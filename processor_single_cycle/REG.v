==> flow/design.v <==
module REG(clk, RegWrite, ReadAddr1, ReadAddr2, WriteAddr, ReadData1, ReadData2, WriteData, output0, output1);
parameter DELAY_T = 10;  
parameter MIPS_REG_ADDR_W_m1 = 0;  
parameter MIPS_REG_DATA_W_m1 = 7;  
parameter MIPS_REG_NUM_m1 = 1;  
input clk, RegWrite;
input [MIPS_REG_ADDR_W_m1:0] ReadAddr1, ReadAddr2, WriteAddr;  
input [MIPS_REG_DATA_W_m1:0] WriteData;  
output [MIPS_REG_DATA_W_m1:0] ReadData1, ReadData2;
output [MIPS_REG_DATA_W_m1:0] output0, output1;
reg [MIPS_REG_DATA_W_m1:0] regs [0:MIPS_REG_NUM_m1];
integer i;
initial      
  begin
  for (i=0; i <= MIPS_REG_NUM_m1; i = i + 1)
    regs[i] = 0;
  end
always @(posedge clk) begin
  if (RegWrite == 1'b1)
    begin
    #DELAY_T 
    regs[WriteAddr] = WriteData;
    end
end
assign ReadData1 = regs[ReadAddr1];
assign ReadData2 = regs[ReadAddr2];
assign output0   = regs[0];
assign output1   = regs[1];
endmodule
From RTL to reports: REG. Tool output for the design above, in the order of the flow. Lines are those of the file above, counted from 1. Library cell names are shortened. Not given: n/a

Design top: REG. Clock: clk. Library: sky130hd. Library corner: tt_025C_1v80.

Elaborated design. Source: Yosys, flattened and elaborated, memories not mapped. Widths are those after wreduce; folded enables and synchronous resets count as part of the registers. Registers that Yosys merges into a memory's read port (data or address) are not register bits. Print and check cells do not count. Equal cells are merged and count once. Yosys's memory passes give these memory sizes; they may raise the number of words (mostly to a power of two), join words into wider ones and drop unused or constant bits.

The figure for register bits is 0. The entry for RAM bits reads 16. The figure for memories kept is 1. The entry for input port bits reads 13. The entry for output and inout bits reads 32. The figure for word-level cells is 4.

Memory list: regs (depth 2, bits a word 8, line 11) `reg [MIPS_REG_DATA_W_m1:0] regs [0:MIPS_REG_NUM_m1];`.

The entry for muxes and demuxes reads 3.

Operators by type and width (count): 8-bit 2-to-1 mux (1); 1-bit 2-to-1 mux (2).

Logic depth. Longest topological path by Yosys (ltp), each cell counted once; first at word level (registers and memories cut), then after technology mapping (sequential cells cut; the memories' decode and read muxes count).

The figure for word-level depth is 1. ABC_AREA: 0. Under mapped depth stands 2. For mapped depth without buffers the number is 1.

Synthesis result. The flow's flattened synthesis, as Yosys stat reports it; memories are mapped. The netlist is that of the ABC_AREA named above (0 if unset); the other value can give another one.

For cells in the netlist the number is 36. The entry for synthesis area reads 755.7 sq um. Under area of sequential cells stands 480.5 sq um. The entry for flip-flop cells reads 16. Under buffer cells stands 2.

Cell types: edfxtp_1 (count 16, total area 480.461 sq um); mux2_4 (count 16, total area 240.23 sq um); buf_6 (count 2, total area 22.522 sq um); and2_1 (count 1, total area 6.256 sq um); nor2b_1 (count 1, total area 6.256 sq um).

Worst setup path after synthesis. Path of least setup slack by OpenSTA after synthesis, without wires, with an ideal clock, recovery checks aside; 20% of the period is set as input and as output delay. Where synthesis merged equal registers, the netlist keeps one of their names.

Path kind: input to register. Start point: input port RegWrite. End point: memory regs[0][0]. Under clock period stands 0.938 ns. For external input delay the number is 0.188 ns. The figure for setup time is 0.373 ns. Under time at the first pin stands 0.188 ns. The entry for data arrival time reads 0.608 ns. Setup slack: -0.043 ns. Under delay of the path stands 0.793 ns. The figure for stages on the path is 1. The figure for synthesis period reached is 0.981 ns.

"delay of the path" is the arrival time less input delay plus setup time. "stages on the path": output pins that drive a net of the path, with the launching flip-flop's if there is one; two outputs of one cell count as two. "synthesis period reached" is the clock period less the worst setup slack; recovery checks do not enter. This is arithmetic on one report: input and output delays are still those of the set period (20% each). Between the ends stands the longest chain of elaborated cells between them, by number of cells; it is not shown to be the way that was timed. Of several equally long chains one is given. Each line given opens the expression or statement behind the cell; cells for indexed reads and writes are added by Yosys, which also makes memories of some case tables. Only ways into the end's enable, where the timed path ends, are counted here.

Path through: nor2b_1. Cells in the longest elaborated chain: 1. The entry for elaborated cells between the ends (all ways) reads 2. For source lines of those cells the number is 1.

Ends and longest elaborated chain, after synthesis: start, declared (line 6) `input clk, RegWrite;`; 1-bit 2-to-1 mux (line 19) `if (RegWrite == 1'b1)`; end, declared (line 11) `reg [MIPS_REG_DATA_W_m1:0] regs [0:MIPS_REG_NUM_m1];`.

--- runs ---
Below are 2 stored runs of the flow (Yosys, OpenROAD; platform sky130hd) on REG, each with its settings, unordered. Constraints: input delay and output delay 20% of the set period each, output load 0.01 pF.

Files of job 1:
==> flow/run.sh <==
#!/bin/bash
# the make line also repeats the synthesis and layout settings of config.mk as NAME=value (left out here)
make -C /OpenROAD-flow-scripts/flow DESIGN_CONFIG=/design/flow/config.mk WORK_HOME=/design/flow/orfs CLKGATE_MAP_FILE= finish
==> flow/config.mk <==
export PLATFORM = sky130hd
export DESIGN_NAME = REG
export DESIGN_NICKNAME = REG
export VERILOG_FILES = /design/flow/design.v
export SDC_FILE = /design/flow/constraint.sdc
export NUM_CORES = 4
export LEC_CHECK = 0
export CAP_MARGIN = 20
export CORE_ASPECT_RATIO = 1.77
export CORE_MARGIN = 2
export CORE_UTILIZATION = 58
export CTS_CLUSTER_DIAMETER = 231
export GPL_ROUTABILITY_DRIVEN = 1
export PLACE_DENSITY = 0.67
export SETUP_SLACK_MARGIN = 0.21
export SLEW_MARGIN = 25
==> flow/constraint.sdc <==
create_clock -name core_clock -period 1.03 [get_ports {clk}]
set_input_delay 0.2060 -clock core_clock [delete_from_list [all_inputs] [get_ports {clk}]]
set_output_delay 0.2060 -clock core_clock [all_outputs]
set_load 0.01 [all_outputs]

Outcome of job 1: stopped before the end: floorplanning reported PDN-0185.

Files of job 2:
==> flow/run.sh <==
#!/bin/bash
# the make line also repeats the synthesis and layout settings of config.mk as NAME=value (left out here)
make -C /OpenROAD-flow-scripts/flow DESIGN_CONFIG=/design/flow/config.mk WORK_HOME=/design/flow/orfs CLKGATE_MAP_FILE= finish
==> flow/config.mk <==
export PLATFORM = sky130hd
export DESIGN_NAME = REG
export DESIGN_NICKNAME = REG
export VERILOG_FILES = /design/flow/design.v
export SDC_FILE = /design/flow/constraint.sdc
export NUM_CORES = 4
export LEC_CHECK = 0
export CAP_MARGIN = 20
export CORE_MARGIN = 2
export CORE_UTILIZATION = 56
export SLEW_MARGIN = 20
==> flow/constraint.sdc <==
create_clock -name core_clock -period 0.997 [get_ports {clk}]
set_input_delay 0.1994 -clock core_clock [delete_from_list [all_inputs] [get_ports {clk}]]
set_output_delay 0.1994 -clock core_clock [all_outputs]
set_load 0.01 [all_outputs]

Outcome of job 2: stopped before the end: placement reported DPL-0038.
--- end ---
